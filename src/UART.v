==> flow/design.v <==
module uart #(parameter DATA_WIDTH=8)(
    input clk,
    input wire rx_in,
    output wire [DATA_WIDTH-1:0] rx_out,
    output wire rx_dv,
    input tx_start,
    input wire [DATA_WIDTH-1:0] tx_in,
    output wire tx_dv,
    output wire tx_out
);
    wire tick;
    baudrate_generator baudrate(
        .clk(clk),
        .tick(tick)
    );
    receiver #(.DATA_WIDTH(DATA_WIDTH)) rx(
        .clk(clk),
        .tick(tick),
        .rx_in(rx_in),
        .rx_out(rx_out),
        .rx_dv(rx_dv)
    );
    transmitter #(.DATA_WIDTH(DATA_WIDTH)) tx(
        .clk(clk),
      	.tick(tick),
        .tx_start(tx_start),
        .tx_in(tx_in),
        .tx_dv(tx_dv),
        .tx_out(tx_out)
    );
endmodule
module baudrate_generator(
    input clk,
    output tick
);
    parameter baud_rate=115200,
			  clk_rate=50000000,
			  oversample_rate=16,
			  max_counter=clk_rate/(baud_rate*oversample_rate),
  			  counter_width=$clog2(max_counter);
    reg [counter_width-1:0] counter=0; 
    always @(posedge clk)
        begin
          if(counter==max_counter-1) counter<=0;
          else counter<=counter+1;            
        end
  assign tick=(counter==max_counter-1);
endmodule
module receiver #(parameter DATA_WIDTH=8,oversample_rate=16)(
    input clk,
    input tick,
    input rx_in,
    output reg [DATA_WIDTH-1:0] rx_out=0,
    output rx_dv
);
  parameter iddle=2'b00,start=2'b01,data=2'b10,stop=2'b11;
  reg [1:0] state = iddle;
  reg [4:0] tick_counter = 0;
  reg [3:0] bit_counter = 0;
  always @(posedge clk)
    begin
      if(state==iddle)
        begin
          if(rx_in==0)
            begin
              tick_counter<=0;
              state<=start;
            end
          else state<=iddle;
        end
      else if (state==start)
        begin
          if(tick)
            begin
              if(tick_counter==(oversample_rate/2)-1)
                begin
                  tick_counter<=0;
                  bit_counter<=0;
                  state<=data;
                end
              else 
                begin
                  tick_counter<=tick_counter+1;
                  state<=start;
                end
            end
          else state<=start;
        end
      else if (state==data)
        begin
          if(tick)
            begin
              if(tick_counter==oversample_rate-1)
                begin
                  tick_counter<=0;
                  rx_out[bit_counter]<=rx_in;
                  if(bit_counter==DATA_WIDTH-1)
                    begin
                      bit_counter<=0;
                      state<=stop;
                    end
                  else 
                    begin
                      bit_counter<=bit_counter+1;
                      state<=data;
                    end
                end
              else 
                begin
                  tick_counter<=tick_counter+1;
                  state<=data;
                end
            end
          else
            begin
              state<=data;
            end
        end
      else 
        begin
          if(tick)
            begin
              if(tick_counter==oversample_rate-1) state<=iddle;
              else
                begin
                  tick_counter<=tick_counter+1;
                  state<=stop;
                end
            end
          else state<=stop;
        end
    end
  assign rx_dv=(state==iddle);
endmodule
module transmitter #(parameter DATA_WIDTH=8,oversample_rate=16)(
    input clk,
    input tick,
    input tx_start,
    input [DATA_WIDTH-1:0] tx_in,
    output reg  tx_out,
    output tx_dv
);
  parameter iddle=2'b00,start=2'b01,data=2'b10,stop=2'b11;
  reg [1:0] state = iddle;
  reg [4:0] tick_counter = 0;
  reg [3:0] bit_counter = 0;
  reg tx_out = 1;
  always @(posedge clk)
    begin
      if (state == iddle) 
        begin
          if (tx_start) 
            begin
              tx_out <= 0;  
              tick_counter <= 0;
              state <= start;
            end 
          else 
            begin
              tx_out <= 1;
              state <= iddle;
            end
         end
      else if(state==start)
        begin
          if(tick)
            begin
              if(tick_counter==oversample_rate-1)
                begin
                  bit_counter<=0;
                  tick_counter<=0;
                  tx_out<=tx_in[0];
                  state<=data;
                end
              else
                begin
                  tick_counter<=tick_counter+1;
                  state<=start;
                end
            end
          else
            begin
              state<=start;
            end
        end
      else if(state==data)
        begin
          if(tick)
            begin
              if(tick_counter==oversample_rate-1)
                begin
                  tick_counter<=0;
                  tx_out<=tx_in[bit_counter+1];
                  if(bit_counter==DATA_WIDTH-1)
                    begin
                      tx_out<=1;
                      state<=stop;
                    end
                  else
                    begin
                      bit_counter<=bit_counter+1;
                      state<=data;
                    end
                end
              else
                begin
                  tick_counter<=tick_counter+1;
                  state<=data;
                end
            end
          else state<=data;
        end
      else
        begin
          if(tick)
            begin
              if(tick_counter==oversample_rate-1)
                begin
                  tick_counter<=0;
                  tx_out<=1;
                  state<=iddle;
                end
              else
                begin
                  tick_counter<=tick_counter+1;
                  state<=stop;
                end
            end
          else state<=stop;
        end
    end
  assign tx_dv=(state==iddle);
endmodule
From RTL to reports: uart
Tool output for the design above, in the order of the flow. Lines are those of the file above, counted from 1. Library cell names are shortened. Not given: n/a

Design top: uart. Clock port: clk. Library: sky130hd. Library corner: tt_025C_1v80.

Word-level counts
Source: Yosys, flattened and elaborated, memories not mapped. Widths are those after wreduce. Registers that Yosys merges into a memory's read port (data or address) are not register bits. Print and check cells do not count. Equal cells are merged and count once.

For div/mod/pow operators the number is 0. For muxes and demuxes the number is 61. Bitwise operators: 6. Under shift operators stands 3. $mul: 0. The figure for add/sub/neg operators is 6. Equality and inequality tests: 19. The entry for reductions and logical operators reads 14. For order comparisons the number is 0.

Operators by type and width (number): 2-to-1 mux 5 bit (14); 2-to-1 mux 4 bit (14); 2-to-1 mux 2 bit (18); variable part select 8 x 32 -> 1 bit (1); adder 5 x 1 -> 5 bit with constant B (3); 2-to-1 mux 1 bit (15); inequality test 2 bit with constant B (7); nonzero test 2 bit (6); AND reduction 6 bit (2); == test 5 x 4 -> 1 bit with constant B (2); variable shift 1 x 5 -> 8 bit (1); variable shift 1 x 5 -> 8 bit with constant A (1); == test 4 x 3 -> 1 bit with constant B (2); AND 8 bit (1); bitwise OR 8 bit (1); inverter 8 bit (1); adder 4 x 1 -> 5 bit with constant B (1); negation 4 -> 5 bit (1); == test 5 x 3 -> 1 bit with constant B (1); == test 5 bit with constant B (1); AND reduction 5 bit (1); == test 2 x 1 -> 1 bit with constant B (2); == test 2 bit with constant B (2); logical NOT 2 bit (2); AND reduction 2 bit (2); adder 4 x 1 -> 4 bit with constant B (1); inequality test 4 x 2 -> 1 bit with constant B (1); inverter 1 bit (3).

Not listed: further kinds 2, cells in them 2.

The figure for bits in writable memories is 0. The entry for output and inout bits reads 11. The figure for input bits is 11. For ROM bits the number is 0. For register bits the number is 36. Under bits in latches stands 0. The figure for memories is 0. Word width x clocked read ports: 0.

Longest topological paths
Longest topological path by Yosys (ltp), each cell counted once; first at word level (registers and memories cut), then after technology mapping (sequential cells cut; the memories' decode and read muxes count).

Depth after elaboration: 8. The entry for ABC_AREA reads 0. The entry for mapped depth reads 7. The entry for mapped depth without buffers reads 7.

Netlist
The flow's flattened synthesis, as Yosys stat reports it; memories are mapped. The netlist is that of the ABC_AREA named above (0 if unset); the other value can give another one.

For flip-flops the number is 36. The figure for cell count is 201. Under mapped area stands 0.0021608 mm². Buffer cells: 7.

Cells by type: edfxtp_1 (number 27, area in all 810.778 µm²); ha_1 (number 20, area in all 250.24 µm²); dfxtp_1 (number 9, area in all 180.173 µm²); nor2_1 (number 21, area in all 78.826 µm²); nor3_1 (number 11, area in all 55.053 µm²); inv_1 (number 13, area in all 48.797 µm²); nand2_1 (number 13, area in all 48.797 µm²); a22o_1 (number 5, area in all 43.792 µm²); xnor2_1 (number 5, area in all 43.792 µm²); nand3_1 (number 7, area in all 35.034 µm²); xor2_1 (number 4, area in all 35.034 µm²); mux2i_1 (number 3, area in all 30.029 µm²); nand3b_1 (number 4, area in all 30.029 µm²); o41ai_4 (number 1, area in all 27.526 µm²); a31oi_1 (number 4, area in all 25.024 µm²); nand2b_1 (number 4, area in all 25.024 µm²); a211oi_1 (number 3, area in all 22.522 µm²); mux4_2 (number 1, area in all 22.522 µm²).

Not listed: further types 30, cells in them 46. The figures by module come from a second, unflattened synthesis with its own total; it is not the netlist above.

Cell total of the unflattened synthesis: 207. Under area (unflattened synthesis) stands 0.0021683 mm².

Each row is one instance without its submodules.

By module: receiver (DATA_WIDTH=8) (sequential area 0.0005505 mm², area 0.0012274 mm², cells 117, instances 1); transmitter (DATA_WIDTH=8) (sequential area 0.0003403 mm², area 0.0007094 mm², cells 65, instances 1); baudrate_generator (sequential area 0.0001001 mm², area 0.0002315 mm², cells 25, instances 1); uart (sequential area 0 mm², area 0 mm², cells 0, instances 1).

Timing after synthesis
OpenSTA on the mapped netlist: ideal clock, no wires. The path of least setup slack (recovery checks aside). Input and output delay are each 20% of the period. Register names are those of the netlist, which keeps one name where synthesis merged equal registers.

Path type: reg-to-reg. Start point: reg rx.bit_counter[0]. End point: reg rx.rx_out[6]. Stages: 8. Slack: 0.272 ns. Data required time: 1.984 ns. For time at the first pin the number is 0.000 ns. The entry for data arrival time reads 1.711 ns. Clock period: 2.24 ns. Under path buffers stands 1. Setup time: 0.256 ns. Under delay of the path stands 1.967 ns. The entry for synthesis period reached reads 1.968 ns.

"delay of the path" is the arrival time less input delay plus setup time. "stages": output pins that drive a net of the path, with the launching flip-flop's if there is one; two outputs of one cell count as two. "synthesis period reached" is the clock period less the worst setup slack; recovery checks do not enter. This is arithmetic on one report: input and output delays are still those of the set period (20% each). Between the ends stands the longest chain of elaborated cells between them, by number of cells; it is not shown to be the way that was timed. Of several equally long chains one is given. A line is the first line of the expression or statement that the cell stems from. Yosys adds cells for indexed reads and writes and turns some case tables into memories. At most two assigning lines are given for a register; there are more.

Cell sequence: edfxtp_1 > buf_6 > inv_1 > ha_1 > or3b_2 > o31ai_2 > nand2_1 > a22o_1. Cells in the longest elaborated chain: 5. For elaborated cells between the ends (all ways) the number is 6. For RTL lines with such cells the number is 1. Those cells by class: add/sub: 1; shift: 2; logic: 3.

RTL lines, path post-synthesis: start, declared (line 59) `reg [3:0] bit_counter = 0;`; start, assigned (line 78) `bit_counter<=0;`; start, assigned (line 104) `bit_counter<=bit_counter+1;`; negation 4 -> 5 bit (line 96) `rx_out[bit_counter]<=rx_in;`; variable shift 1 x 5 -> 8 bit (line 96); inverter 8 bit (line 96); AND 8 bit (line 96); bitwise OR 8 bit (line 96); end, assigned (line 96); end, declared (line 53) `output reg [DATA_WIDTH-1:0] rx_out=0,`.

Path in the finished layout
Path of least setup slack in the final report of entry B (OpenROAD, finished layout, wires in). Where an end is a register, its clock arrival counts in the times.

Path type: reg-to-reg. Start point: reg rx.tick_counter[0]. End point: reg rx.tick_counter[3]. Setup time: 0.35 ns. Slack: 0.26 ns. The entry for data arrival time reads 2.11 ns. Clock period: 2.43 ns. Under path buffers stands 0. Stages: 7. For time at the first pin the number is 0.28 ns. Data required time: 2.36 ns.

Between the ends stands the longest chain of elaborated cells between them, by number of cells; it is not shown to be the way that was timed. Of several equally long chains one is given. At most two assigning lines are given for a register; there are more. Only ways into the end's enable, where the timed path ends, are counted here.

Cell sequence: edfxtp_1 > ha_1 > and3_1 > ha_1 > inv_1 > o21ai_0 > mux2i_1. Cells in the longest elaborated chain: 3. For elaborated cells between the ends (all ways) the number is 3. Those cells by class: eq/ne: 2; reduce/logical: 1.

RTL lines, path post-layout: start, declared (line 58) `reg [4:0] tick_counter = 0;`; start, assigned (line 83) `tick_counter<=tick_counter+1;`; start, assigned (line 110) `tick_counter<=tick_counter+1;`; == test 5 x 4 -> 1 bit (line 93) `if(tick_counter==oversample_rate-1)`; inequality test 4 x 2 -> 1 bit; AND reduction 3 bit; end, assigned (line 83); end, assigned (line 110); end, declared (line 58).

Ticket comment

Measured data: module uart, platform sky130hd, 2 stored runs of the flow under differing settings, order arbitrary. Input and output delays are each 20% of the period that was set; the output load is 0.01 pF. "clock period achieved" is the run's clock period less its worst setup slack. It is reckoned from that one timing run; input and output delays stay at 20% of the period that was set. "allowed time less slack (worst setup path)" is the time allowed to the run's worst setup path (the clock period less input and output delay, where it has them) less its slack. Clock arrival times count: a late capture clock shortens it, a late launch clock lengthens it. "total power of the final layout" is the tool's figure for a default switching activity; nothing was simulated.

Files of entry A:
==> flow/run.sh <==
#!/bin/bash
# the make line also repeats the synthesis and layout settings of config.mk as NAME=value (left out here)
make -C /OpenROAD-flow-scripts/flow DESIGN_CONFIG=/design/flow/config.mk WORK_HOME=/design/flow/orfs CLKGATE_MAP_FILE= finish
==> flow/config.mk <==
export PLATFORM = sky130hd
export DESIGN_NAME = uart
export DESIGN_NICKNAME = uart
export VERILOG_FILES = /design/flow/design.v
export SDC_FILE = /design/flow/constraint.sdc
export NUM_CORES = 4
export LEC_CHECK = 0
export ABC_AREA = 1
export CAP_MARGIN = 5
export CORE_ASPECT_RATIO = 0.78
export CORE_MARGIN = 2
export CORE_UTILIZATION = 66
export CTS_CLUSTER_SIZE = 69
export HOLD_SLACK_MARGIN = 0.01
export MAX_ROUTING_LAYER = met5
export PLACE_DENSITY_LB_ADDON = 0.24
export SETUP_SLACK_MARGIN = 0.28
export SLEW_MARGIN = 30
export TNS_END_PERCENT = 85
==> flow/constraint.sdc <==
create_clock -name core_clock -period 1.79 [get_ports {clk}]
set_input_delay 0.3580 -clock core_clock [delete_from_list [all_inputs] [get_ports {clk}]]
set_output_delay 0.3580 -clock core_clock [all_outputs]
set_load 0.01 [all_outputs]

Outcome of entry A: not finished: routing ended with error DPL-0038.

Files of entry B:
==> flow/run.sh <==
#!/bin/bash
# the make line also repeats the synthesis and layout settings of config.mk as NAME=value (left out here)
make -C /OpenROAD-flow-scripts/flow DESIGN_CONFIG=/design/flow/config.mk WORK_HOME=/design/flow/orfs CLKGATE_MAP_FILE= finish
==> flow/config.mk <==
export PLATFORM = sky130hd
export DESIGN_NAME = uart
export DESIGN_NICKNAME = uart
export VERILOG_FILES = /design/flow/design.v
export SDC_FILE = /design/flow/constraint.sdc
export NUM_CORES = 4
export LEC_CHECK = 0
export CAP_MARGIN = 10
export CELL_PAD_IN_SITES_DETAIL_PLACEMENT = 2
export CELL_PAD_IN_SITES_GLOBAL_PLACEMENT = 1
export CORE_MARGIN = 2
export CORE_UTILIZATION = 41
export GPL_TIMING_DRIVEN = 1
export MAX_ROUTING_LAYER = met5
export PLACE_DENSITY_LB_ADDON = 0.15
export SLEW_MARGIN = 5
==> flow/constraint.sdc <==
create_clock -name core_clock -period 2.43 [get_ports {clk}]
set_input_delay 0.4860 -clock core_clock [delete_from_list [all_inputs] [get_ports {clk}]]
set_output_delay 0.4860 -clock core_clock [all_outputs]
set_load 0.01 [all_outputs]

Results of entry B. The die size stands at 0.0058668 mm². The clock period achieved is 2.174 ns. The total power of the final layout stands at 1.104 mW. The post-route utilization comes to 49.7%. For the summed negative setup slack the run shows 0.000 ns. The chip area in the Yosys report comes to 0.0021608 mm². The standard-cell area after routing reads 0.0025399 mm². The smallest hold slack stands at 0.476 ns. The measured worst setup slack after layout is 0.256 ns. The allowed time less slack (worst setup path) reads 2.17 ns. Type of the worst setup path: reg-to-reg.
